==> flow/design.v <==
module uart_byte_tx(
	clk,
	reset_n,
	data_byte,
	send_en,   
	baud_set,  
	uart_tx,  
	tx_done,   
	uart_state 
);
	input clk ;     
	input reset_n;     
	input [7:0]data_byte;   
	input send_en;     
	input [2:0]baud_set;    
	output reg uart_tx;     
	output reg tx_done;     
	output reg uart_state;  
	wire reset=~reset_n;
	localparam START_BIT = 1'b0;
	localparam STOP_BIT = 1'b1; 
	reg bps_clk;	      
	reg [15:0]div_cnt;       
	reg [15:0]bps_DR;        
	reg [3:0]bps_cnt;       
	reg [7:0]data_byte_reg; 
	always@(posedge clk or posedge reset)
	if(reset)
		uart_state <= 1'b0;
	else if(send_en)
		uart_state <= 1'b1;
	else if(bps_cnt == 4'd11)
		uart_state <= 1'b0;
	else
		uart_state <= uart_state;
	always@(posedge clk or posedge reset)
	if(reset)
		data_byte_reg <= 8'd0;
	else if(send_en)
		data_byte_reg <= data_byte;
	else
		data_byte_reg <= data_byte_reg;
	always@(posedge clk or posedge reset)
	if(reset)
		bps_DR <= 16'd5207;
	else begin
		case(baud_set)
			0:bps_DR <= 16'd5207;
			1:bps_DR <= 16'd2603;
			2:bps_DR <= 16'd1301;
			3:bps_DR <= 16'd867;
			4:bps_DR <= 16'd433;
			default:bps_DR <= 16'd5207;			
		endcase
	end	
	always@(posedge clk or posedge reset)
	if(reset)
		div_cnt <= 16'd0;
	else if(uart_state)begin
		if(div_cnt == bps_DR)
			div_cnt <= 16'd0;
		else
			div_cnt <= div_cnt + 1'b1;
	end
	else
		div_cnt <= 16'd0;
	always@(posedge clk or posedge reset)
	if(reset)
		bps_clk <= 1'b0;
	else if(div_cnt == 16'd1)
		bps_clk <= 1'b1;
	else
		bps_clk <= 1'b0;
	always@(posedge clk or posedge reset)
	if(reset)	
		bps_cnt <= 4'd0;
	else if(bps_cnt == 4'd11)
		bps_cnt <= 4'd0;
	else if(bps_clk)
		bps_cnt <= bps_cnt + 1'b1;
	else
		bps_cnt <= bps_cnt;
	always@(posedge clk or posedge reset)
	if(reset)
		tx_done <= 1'b0;
	else if(bps_cnt == 4'd11)
		tx_done <= 1'b1;
	else
		tx_done <= 1'b0;
	always@(posedge clk or posedge reset)
	if(reset)
		uart_tx <= 1'b1;
	else begin
		case(bps_cnt)
			0:uart_tx <= 1'b1;
			1:uart_tx <= START_BIT;
			2:uart_tx <= data_byte_reg[0];
			3:uart_tx <= data_byte_reg[1];
			4:uart_tx <= data_byte_reg[2];
			5:uart_tx <= data_byte_reg[3];
			6:uart_tx <= data_byte_reg[4];
			7:uart_tx <= data_byte_reg[5];
			8:uart_tx <= data_byte_reg[6];
			9:uart_tx <= data_byte_reg[7];
			10:uart_tx <= STOP_BIT;
			default:uart_tx <= 1'b1;
		endcase
	end	
endmodule
Reports on uart_byte_tx
The steps from the RTL of uart_byte_tx to its reports follow in flow order.
Lines are those of the file above, counted from 1.
Library cell names are shortened.
Not given: n/a

set-up
  top module = uart_byte_tx
  clock port = clk
  library = sky130hd
  library corner = tt_025C_1v80

Word-level counts
Source: Yosys, flattened and elaborated, memories not mapped. Widths are those after wreduce. Registers that Yosys merges into a memory's read port (data or address) are not register bits. Print and check cells do not count. Equal cells are merged and count once.

word-level totals
  flip-flop bits (word level) = 45
  input bits = 14
  output and inout bits = 3
  elaborated cells = 38

operators by class
  $add $sub $neg = 2
  eq/ne operators = 16
  muxes and demuxes = 10
  reduce/logical cells = 2

operators by type and width
  operator                                                   number
  13-bit parallel mux with 4-bit select                      1
  16-bit 2-to-1 mux                                          2
  16-bit by 1-bit adder with 16-bit output with constant B   1
  16-bit by 1-bit == test with 1-bit output with constant B  1
  16-bit by 13-bit == test with 1-bit output                 1
  4-bit by 3-bit == test with 1-bit output with constant B   4
  4-bit == test with constant B                              3
  1-bit parallel mux with 9-bit select                       1
  4-bit by 2-bit == test with 1-bit output with constant B   2
  4-bit 2-to-1 mux                                           2
  3-bit by 2-bit == test with 1-bit output with constant B   2
  2-bit nonzero test                                         2
  4-bit by 1-bit adder with 4-bit output with constant B     1
  4-bit by 1-bit == test with 1-bit output with constant B   1
  1-bit 2-to-1 mux                                           4
  3-bit by 1-bit == test with 1-bit output with constant B   1
  3-bit == test with constant B                              1

Logic depth
Yosys ltp: most cells in a row. Word level: on the elaborated netlist, between registers, memories and ports. Mapped: between sequential cells and ports; inverters and the memories' decode and read muxes count.

logic depth
  depth after elaboration = 3
  ABC_AREA = 1
  mapped depth = 10
  depth with buffers taken out = 9

After synthesis
Source: synth_stat.txt of the flow (Yosys; design flattened, memories mapped). It holds for the ABC_AREA given above (unset counts as 0); a run with the other value may have another netlist.

mapped netlist
  cells in the netlist = 283
  mapped area = 2179.6 µm²
  sequential area = 1058.5 µm²
  flip-flops = 42

cell types
  type     number  area in all (µm²)
  dfrtp_1  36      900.864
  nand2_1  80      300.288
  nor2_1   47      176.419
  inv_1    44      165.158
  dfstp_2  6       157.651
  nand3_1  16      80.077
  ha_1     6       75.072
  xor2_1   8       70.067
  xnor2_1  5       43.792
  o21ai_0  8       40.038
  nand2_2  5       31.28
  nor3_1   5       25.024
  a21oi_1  3       15.014
  nand4_1  2       12.512
  nor2_2   2       12.512
  buf_6    1       11.261
  mux2_2   1       11.261
  nor2_4   1       11.261

Other cell types: 6; their cells: 7.

Path before layout
Source: OpenSTA report_checks on the synthesized netlist (no wires, ideal clock, input and output delay 20% of the period each), path of least setup slack; recovery checks are left aside. Register names are those of the netlist, which keeps one name where synthesis merged equal registers.

timing path post-synthesis
  kind = reg-to-reg
  from = reg div_cnt[0]
  to = reg div_cnt[10]
  clock period = 2.47 ns
  time at the first pin = 0.000 ns
  data arrival time = 1.188 ns
  required time = 2.350 ns
  setup slack = 1.162 ns
  path delay = 1.308 ns
  driving pins on the path = 8
  path buffers = 0
  period reached after synthesis = 1.308 ns

"path delay" = arrival - input delay + setup time.
"driving pins on the path" counts driving pins, that of a launching flip-flop among them; a cell with two outputs on the path counts twice.
"period reached after synthesis" is the clock period less the worst setup slack; recovery checks do not enter. This is arithmetic on one report: input and output delays are still those of the set period (20% each).
Between the ends stands the longest chain of elaborated cells between them, by number of cells; it is not shown to be the way that was timed. Of several equally long chains one is given.
Each line given opens the expression or statement behind the cell; cells for indexed reads and writes are added by Yosys, which also makes memories of some case tables.
At most two assigning lines are given for a register; there are more.

on the way, post-synthesis
  cells stage by stage = dfrtp_1 ha_1 nand3_1 inv_1 nand2_1 nor2_1 xor2_1 nor2_1
  length of the longest elaborated chain = 3
  elaborated cells on any way between the ends = 4

ends and longest elaborated chain, post-synthesis
  item                                      RTL line  RTL
  start, declared                           23        reg [15:0]div_cnt;
  start, assigned                           58        div_cnt <= 16'd0;
  start, assigned                           63        div_cnt <= div_cnt + 1'b1;
  16-bit by 1-bit adder with 16-bit output  63
  16-bit 2-to-1 mux                         60        if(div_cnt == bps_DR)
  16-bit 2-to-1 mux                         59        else if(uart_state)begin
  end, assigned                             58
  end, assigned                             63
  end, declared                             23

Timing after layout
From the final timing report of run A: the path of least setup slack in the routed layout; clock arrival at registers is part of the times.

timing path after layout
  kind = reg-to-output
  from = reg uart_tx
  to = out uart_tx
  clock period = 2.08 ns
  output delay = 0.42 ns
  time at the first pin = 0.30 ns
  data arrival time = 1.36 ns
  required time = 1.66 ns
  setup slack = 0.30 ns
  driving pins on the path = 2
  path buffers = 1

At most two assigning lines are given for a register; there are more.

on the way, after layout
  cells stage by stage = dfstp_2 clkdlybuf4s50_1
  length of the longest elaborated chain = 0
  elaborated cells on any way between the ends = 0

ends and longest elaborated chain, after layout
  item             RTL line  RTL
  start, declared  16        output reg uart_tx;
  start, assigned  97        2:uart_tx <= data_byte_reg[0];
  start, assigned  98        3:uart_tx <= data_byte_reg[1];
  end, declared    16

Design uart_byte_tx on sky130hd. What follows are 2 stored runs of the flow, each under its own settings; their order means nothing. The constraints put input and output delay at 20% of the set period each and load the outputs with 0.01 pF.
"achieved clock period (ns)" is the run's clock period less its worst setup slack. It is reckoned from that one timing run; input and output delays stay at 20% of the period that was set.
"worst setup path time (ns)" is the time allowed to the run's worst setup path (the clock period less input and output delay, where it has them) less its slack. Clock arrival times count: a late capture clock shortens it, a late launch clock lengthens it.
By "finish__power__total" is meant OpenSTA's value without simulated activity: inputs other than the clock are taken to toggle once in ten clock periods, and the tool carries that through the logic.

settings of run A
{
  "period_ns": 2.08,
  "CORE_UTILIZATION": 58,
  "PLACE_DENSITY_LB_ADDON": 0.23,
  "CORE_ASPECT_RATIO": 1.18,
  "CELL_PAD_IN_SITES_DETAIL_PLACEMENT": 1,
  "ABC_AREA": 1,
  "CTS_CLUSTER_DIAMETER": 211,
  "CAP_MARGIN": 20,
  "SLEW_MARGIN": 35,
  "CORE_MARGIN": 2
}
report of run A
yosys chip area after synthesis (um^2): 2179.6
finish__design__die__area: 4265.8
finish__design__instance__area__stdcell: 2509.9
finish__design__instance__utilization: 0.6851
finish__timing__setup__ws: 0.303
finish__timing__setup__tns: 0.000
finish__timing__hold__ws: 0.178
finish__power__total: 2.278e-03
achieved clock period (ns): 1.777
worst setup path time (ns): 1.36
worst setup path kind: reg-to-output

settings of run B
{
  "period_ns": 1.25,
  "CORE_UTILIZATION": 52,
  "PLACE_DENSITY": 0.62,
  "HOLD_SLACK_MARGIN": 0.17,
  "ABC_AREA": 1,
  "GPL_TIMING_DRIVEN": 0,
  "GPL_ROUTABILITY_DRIVEN": 0,
  "CAP_MARGIN": 35,
  "MAX_ROUTING_LAYER": "met5",
  "CORE_MARGIN": 2,
  "SLEW_MARGIN": 20
}
report of run B
yosys chip area after synthesis (um^2): 2179.6
finish__design__die__area: 4725.2
finish__design__instance__area__stdcell: 2824.0
finish__design__instance__utilization: 0.7009
finish__timing__setup__ws: -0.195
finish__timing__setup__tns: -2.423
finish__timing__hold__ws: 0.420
finish__power__total: 3.847e-03
achieved clock period (ns): 1.445
worst setup path time (ns): 1.44
worst setup path kind: reg-to-reg
