==> flow/design.v <==
module uart_byte_rx(
	clk,
	reset_n,
	baud_set,
	uart_rx,
	data_byte,
	rx_done
);
	wire reset=~reset_n;
	input clk;     
	input reset_n;    
	input [2:0]baud_set;   
	input uart_rx;    
	output [7:0]data_byte;  
	output rx_done;    
	reg [7:0]data_byte;
	reg rx_done;
	reg uart_rx_sync1;    
	reg uart_rx_sync2;    
	reg uart_rx_reg1;     
	reg uart_rx_reg2;     
	reg [15:0]bps_DR;     
	reg [15:0]div_cnt;    
	reg bps_clk;    
	reg [7:0] bps_cnt;    
	reg uart_state; 
	wire uart_rx_nedge;  
	reg [2:0]START_BIT;
	reg [2:0]STOP_BIT;
	reg [2:0]data_byte_pre [7:0];
	always@(posedge clk or posedge reset)
	if(reset)begin
		uart_rx_sync1 <= 1'b0;
		uart_rx_sync2 <= 1'b0;	
	end
	else begin
		uart_rx_sync1 <= uart_rx;
		uart_rx_sync2 <= uart_rx_sync1;	
	end
	always@(posedge clk or posedge reset)
	if(reset)begin
		uart_rx_reg1 <= 1'b0;
		uart_rx_reg2 <= 1'b0;	
	end
	else begin
		uart_rx_reg1 <= uart_rx_sync2;
		uart_rx_reg2 <= uart_rx_reg1;	
	end
	assign uart_rx_nedge = !uart_rx_reg1 & uart_rx_reg2;
	always@(posedge clk or posedge reset)
	if(reset)
		bps_DR <= 16'd324;
	else begin
		case(baud_set)
			0:bps_DR <= 16'd324;
			1:bps_DR <= 16'd162;
			2:bps_DR <= 16'd80;
			3:bps_DR <= 16'd53;
			4:bps_DR <= 16'd26;
			default:bps_DR <= 16'd324;			
		endcase
	end
	always@(posedge clk or posedge reset)
	if(reset)
		div_cnt <= 16'd0;
	else if(uart_state)begin
		if(div_cnt == bps_DR)
			div_cnt <= 16'd0;
		else
			div_cnt <= div_cnt + 1'b1;
	end
	else
		div_cnt <= 16'd0;
	always@(posedge clk or posedge reset)
	if(reset)
		bps_clk <= 1'b0;
	else if(div_cnt == 16'd1)
		bps_clk <= 1'b1;
	else
		bps_clk <= 1'b0;
	always@(posedge clk or posedge reset)
	if(reset)	
		bps_cnt <= 8'd0;
	else if(bps_cnt == 8'd159 | (bps_cnt == 8'd12 && (START_BIT > 2)))
		bps_cnt <= 8'd0;
	else if(bps_clk)
		bps_cnt <= bps_cnt + 1'b1;
	else
		bps_cnt <= bps_cnt;
	always@(posedge clk or posedge reset)
	if(reset)
		rx_done <= 1'b0;
	else if(bps_cnt == 8'd159)
		rx_done <= 1'b1;
	else
		rx_done <= 1'b0;		
	always@(posedge clk or posedge reset)
	if(reset)begin
		START_BIT <= 3'd0;
		data_byte_pre[0] <= 3'd0;
		data_byte_pre[1] <= 3'd0;
		data_byte_pre[2] <= 3'd0;
		data_byte_pre[3] <= 3'd0;
		data_byte_pre[4] <= 3'd0;
		data_byte_pre[5] <= 3'd0;
		data_byte_pre[6] <= 3'd0;
		data_byte_pre[7] <= 3'd0;
		STOP_BIT <= 3'd0;
	end
	else if(bps_clk)begin
		case(bps_cnt)
			0:begin
        START_BIT <= 3'd0;
        data_byte_pre[0] <= 3'd0;
        data_byte_pre[1] <= 3'd0;
        data_byte_pre[2] <= 3'd0;
        data_byte_pre[3] <= 3'd0;
        data_byte_pre[4] <= 3'd0;
        data_byte_pre[5] <= 3'd0;
        data_byte_pre[6] <= 3'd0;
        data_byte_pre[7] <= 3'd0;
        STOP_BIT <= 3'd0;			
      end
			6 ,7 ,8 ,9 ,10,11:START_BIT <= START_BIT + uart_rx_sync2;
			22,23,24,25,26,27:data_byte_pre[0] <= data_byte_pre[0] + uart_rx_sync2;
			38,39,40,41,42,43:data_byte_pre[1] <= data_byte_pre[1] + uart_rx_sync2;
			54,55,56,57,58,59:data_byte_pre[2] <= data_byte_pre[2] + uart_rx_sync2;
			70,71,72,73,74,75:data_byte_pre[3] <= data_byte_pre[3] + uart_rx_sync2;
			86,87,88,89,90,91:data_byte_pre[4] <= data_byte_pre[4] + uart_rx_sync2;
			102,103,104,105,106,107:data_byte_pre[5] <= data_byte_pre[5] + uart_rx_sync2;
			118,119,120,121,122,123:data_byte_pre[6] <= data_byte_pre[6] + uart_rx_sync2;
			134,135,136,137,138,139:data_byte_pre[7] <= data_byte_pre[7] + uart_rx_sync2;
			150,151,152,153,154,155:STOP_BIT <= STOP_BIT + uart_rx_sync2;
			default:
      begin
        START_BIT <= START_BIT;
        data_byte_pre[0] <= data_byte_pre[0];
        data_byte_pre[1] <= data_byte_pre[1];
        data_byte_pre[2] <= data_byte_pre[2];
        data_byte_pre[3] <= data_byte_pre[3];
        data_byte_pre[4] <= data_byte_pre[4];
        data_byte_pre[5] <= data_byte_pre[5];
        data_byte_pre[6] <= data_byte_pre[6];
        data_byte_pre[7] <= data_byte_pre[7];
        STOP_BIT <= STOP_BIT;
      end
		endcase
	end
	always@(posedge clk or posedge reset)
	if(reset)
		data_byte <= 8'd0;
	else if(bps_cnt == 8'd159)begin
		data_byte[0] <= data_byte_pre[0][2];
		data_byte[1] <= data_byte_pre[1][2];
		data_byte[2] <= data_byte_pre[2][2];
		data_byte[3] <= data_byte_pre[3][2];
		data_byte[4] <= data_byte_pre[4][2];
		data_byte[5] <= data_byte_pre[5][2];
		data_byte[6] <= data_byte_pre[6][2];
		data_byte[7] <= data_byte_pre[7][2];
	end	
	always@(posedge clk or posedge reset)
	if(reset)
		uart_state <= 1'b0;
	else if(uart_rx_nedge)
		uart_state <= 1'b1;
	else if(rx_done || (bps_cnt == 8'd12 && (START_BIT > 2)) || (bps_cnt == 8'd155 && (STOP_BIT < 3)))
		uart_state <= 1'b0;
	else
		uart_state <= uart_state;		
endmodule
Tool chain data of uart_byte_rx

The steps from the RTL of uart_byte_rx to its reports follow in flow order.
Line numbers count from 1 in the design file above.
Operators carry their Yosys type and port widths (W data, S select, Z words).
Library cell names are shortened.
Not given: -

Top module: uart_byte_rx
Clock input: clk
Library: sky130hd
Timing corner: tt_025C_1v80

After elaboration

Counts by Yosys on the flattened word-level netlist (proc, flatten, opt, wreduce). Print and check cells are left out. Cells with the same type and inputs are merged into one.

Add/sub/neg operators: 12
Multipliers: 0
Div/mod/pow operators: 0
$lt $le $gt $ge: 2
Equal/unequal tests: 68
Shifts and indexed selects: 0
Multiplexer cells: 19
Bitwise gates (word level): 2
Reductions and logical operators: 38

Operators with widths:

| operator                | count |
| $eq A8 B7 Y1 const B    | 24 |
| $eq A8 B8 Y1 const B    | 13 |
| $eq A8 B6 Y1 const B    | 12 |
| $reduce_or A6 Y1        | 10 |
| $pmux W3 S2             | 10 |
| $eq A8 B5 Y1 const B    | 6 |
| $eq A8 B4 Y1 const B    | 5 |
| $pmux W9 S4             | 1 |
| $mux W16                | 2 |
| $add A3 B1 Y3           | 10 |
| $reduce_bool A2 Y1      | 12 |
| $reduce_and A2 Y1       | 10 |
| $add A16 B1 Y16 const B | 1 |
| $eq A16 B1 Y1 const B   | 1 |
| $eq A16 B9 Y1           | 1 |
| $eq A8 B3 Y1 const B    | 2 |
| $mux W8                 | 2 |
| $add A8 B1 Y8 const B   | 1 |
| $logic_not A8 Y1        | 1 |
| $eq A3 B2 Y1 const B    | 2 |
| $mux W1                 | 4 |
| $eq A3 B1 Y1 const B    | 1 |
| $gt A3 B2 Y1 const B    | 1 |
| $lt A3 B2 Y1 const B    | 1 |
| $eq A3 B3 Y1 const B    | 1 |
| $logic_and A1 B1 Y1     | 2 |
| $logic_or A1 B1 Y1      | 2 |
| $and A1 B1 Y1           | 1 |

Not listed: further kinds 2, cells in them 2.

Bits in registers: 78
Bits in latches: 0
Memory bits (writable): 0
Bits in read-only memories: 0
Word width x clocked read ports: 0
Memories kept: 0
Bits of input ports: 6
Output and inout bits: 9
Word-level cells: 169

Logic depth

Longest topological path by Yosys (ltp), each cell counted once; first at word level (registers and memories cut), then after technology mapping (sequential cells cut; the memories' decode and read muxes count).

Depth after elaboration: 6
ABC_AREA: 0
Mapped depth: 8
Gate-level depth less buffers: 6

Netlist

Source: synth_stat.txt of the flow (Yosys; design flattened, memories mapped). It holds for the ABC_AREA given above (unset counts as 0); a run with the other value may have another netlist.

Cell count: 385
Cell area after synthesis: 4,073.9 µm²
Sequential area: 1,955.6 µm²
Flip-flop cells: 78
Buffers: 22

Cells by type:

| type     | count | area in all (µm²) |
| dfrtp_1  | 75    | 1,876.8 |
| ha_1     | 26    | 325.312 |
| xnor2_1  | 21    | 183.926 |
| mux2i_1  | 18    | 180.173 |
| nand4_1  | 26    | 162.656 |
| nand2_1  | 41    | 153.898 |
| nor2_1   | 33    | 123.869 |
| mux2_4   | 8     | 120.115 |
| nand3_1  | 16    | 80.077 |
| dfstp_2  | 3     | 78.826 |
| xor2_1   | 9     | 78.826 |
| inv_1    | 17    | 63.811 |
| o211ai_1 | 8     | 60.058 |
| buf_2    | 10    | 50.048 |
| o21ai_1  | 7     | 35.034 |
| and3_1   | 5     | 31.28 |
| nor4_1   | 5     | 31.28 |
| a22o_1   | 3     | 26.275 |

Other cell types: 33; their cells: 54.

Timing after synthesis

Source: OpenSTA report_checks on the synthesized netlist (no wires, ideal clock, input and output delay 20% of the period each), path of least setup slack; recovery checks are left aside. Register names are those of the netlist, which keeps one name where synthesis merged equal registers.

Path kind: reg2reg
From: reg bps_cnt[0]
To: reg data_byte_pre[3][0]
Clock period: 2.36 ns
Library setup time: 0.131 ns
Launch time at the first pin: 0.000 ns
Arrival time: 1.663 ns
Data required time: 2.229 ns
Setup slack: 0.567 ns
Path delay: 1.794 ns
Stages: 8
Path buffers: 2
Synthesis period reached: 1.793 ns

"path delay" is the arrival time less input delay plus setup time.
"stages" counts driving pins, that of a launching flip-flop among them; a cell with two outputs on the path counts twice.
"synthesis period reached" = period - worst setup slack (recovery checks aside). The figure is calculated, with input and output delays left at 20% of the set period.
Between the ends stands the longest chain of elaborated cells between them, by number of cells; it is not shown to be the way that was timed. Of several equally long chains one is given.
Each line given opens the expression or statement behind the cell; cells for indexed reads and writes are added by Yosys, which also makes memories of some case tables.
At most two assigning lines are given for a register; there are more.

Path through: dfrtp_1 -> ha_1 -> nor4_2 -> o22ai_1 -> buf_2 -> buf_2 -> nand4_1 -> o211ai_1
Cells in the longest elaborated chain: 4
Elaborated cells on any way between the ends: 11
Source lines of those cells: 1
Those cells by class: 6 x eq/ne; 1 x mux; 4 x reduce/logical

Ends and longest elaborated chain, post-synthesis:

| item               | line | text |
| start: declaration | 25   | `reg [7:0] bps_cnt;` |
| start: assignment  | 87   | `bps_cnt <= bps_cnt + 1'b1;` |
| start: assignment  | 89   | `bps_cnt <= bps_cnt;` |
| $eq A8 B7 Y1       | 111  | `case(bps_cnt)` |
| $reduce_or A6 Y1   | 111  |  |
| $reduce_bool A2 Y1 | -    |  |
| $reduce_and A2 Y1  | -    |  |
| end: assignment    | 128  | `70,71,72,73,74,75:data_byte_pre[3] <= data_byte_pre[3] + uart_rx_sync2;` |
| end: assignment    | 140  | `data_byte_pre[3] <= data_byte_pre[3];` |
| end: declaration   | 30   | `reg [2:0]data_byte_pre [7:0];` |

Timing after layout

Path of least setup slack in the final report of record 1 (OpenROAD, finished layout, wires in). Where an end is a register, its clock arrival counts in the times.

Path kind: reg2reg
From: reg bps_cnt[0]
To: reg START_BIT[0]
Clock period: 1.8 ns
Library setup time: 0.11 ns
Launch time at the first pin: 0.33 ns
Arrival time: 2.01 ns
Data required time: 2.02 ns
Setup slack: 0.01 ns
Stages: 7
Path buffers: 1

Between the ends stands the longest chain of elaborated cells between them, by number of cells; it is not shown to be the way that was timed. Of several equally long chains one is given.
At most two assigning lines are given for a register; there are more.

Path through: dfrtp_2 -> ha_2 -> nor4_4 -> o22ai_4 -> clkbuf_16 -> and3_1 -> a22o_1
Cells in the longest elaborated chain: 4
Elaborated cells on any way between the ends: 11
Source lines of those cells: 1
Those cells by class: 6 x eq/ne; 1 x mux; 4 x reduce/logical

Ends and longest elaborated chain, after layout:

| item               | line | text |
| start: declaration | 25   | `reg [7:0] bps_cnt;` |
| start: assignment  | 87   | `bps_cnt <= bps_cnt + 1'b1;` |
| start: assignment  | 89   | `bps_cnt <= bps_cnt;` |
| $eq A8 B3 Y1       | 111  | `case(bps_cnt)` |
| $reduce_or A6 Y1   | 111  |  |
| $reduce_bool A2 Y1 | -    |  |
| $reduce_and A2 Y1  | -    |  |
| end: assignment    | 113  | `START_BIT <= 3'd0;` |
| end: assignment    | 124  | `6 ,7 ,8 ,9 ,10,11:START_BIT <= START_BIT + uart_rx_sync2;` |
| end: declaration   | 28   | `reg [2:0]START_BIT;` |

Data sheet: physical implementation of uart_byte_rx

2 stored runs of uart_byte_rx in the flow (synthesis by Yosys, layout by OpenROAD, sky130hd cells), in arbitrary order. Constraints: input delay and output delay 20% of the set period each, output load 0.01 pF.
"clock period reached": clock period set for the run, less the worst setup slack. It is reckoned from that one timing run; input and output delays stay at 20% of the period that was set.
"critical path time": the worst setup path's part of the clock period (all of it between registers, 20% less for each end at a port) less its slack. A launch clock that arrives late makes it longer, a capture clock that arrives late makes it shorter.
By "total power of the final layout" is meant OpenSTA's value without simulated activity: inputs other than the clock are taken to toggle once in ten clock periods, and the tool carries that through the logic.
A setting shown as - is not set for that run.

| item                                  | record 1 | record 2 |
| period_ns                             | 1.8      | 1.53     |
| CORE_UTILIZATION                      | 15       | 56       |
| CAP_MARGIN                            | 20       | 30       |
| CORE_MARGIN                           | 2        | 2        |
| SLEW_MARGIN                           | 20       | 20       |
| SETUP_SLACK_MARGIN                    | -        | 0.44     |
| PLACE_DENSITY                         | -        | 0.89     |
| CORE_ASPECT_RATIO                     | -        | 1.02     |
| CELL_PAD_IN_SITES_GLOBAL_PLACEMENT    | -        | 0        |
| GPL_TIMING_DRIVEN                     | -        | 1        |
| CTS_CLUSTER_DIAMETER                  | -        | 112      |
| MAX_ROUTING_LAYER                     | -        | met5     |
| lowest hold slack (ns)                | 0.359    | 0.211    |
| synthesis area (µm²)                  | 4,073.9  | 4,073.9  |
| total power of the final layout (mW)  | 5.695    | 5.993    |
| utilization after routing (%)         | 19.6     | 72.3     |
| standard-cell area after layout (µm²) | 5,245.0  | 5,104.9  |
| worst setup slack after layout (ns)   | 0.013    | -0.256   |
| critical path time (ns)               | 1.79     | 1.79     |
| type of the worst setup path          | reg2reg  | reg2reg  |
| clock period reached (ns)             | 1.787    | 1.786    |
| total negative slack (ns)             | 0.000    | -7.022   |
| die outline area (µm²)                | 28,493.4 | 7,972.9  |
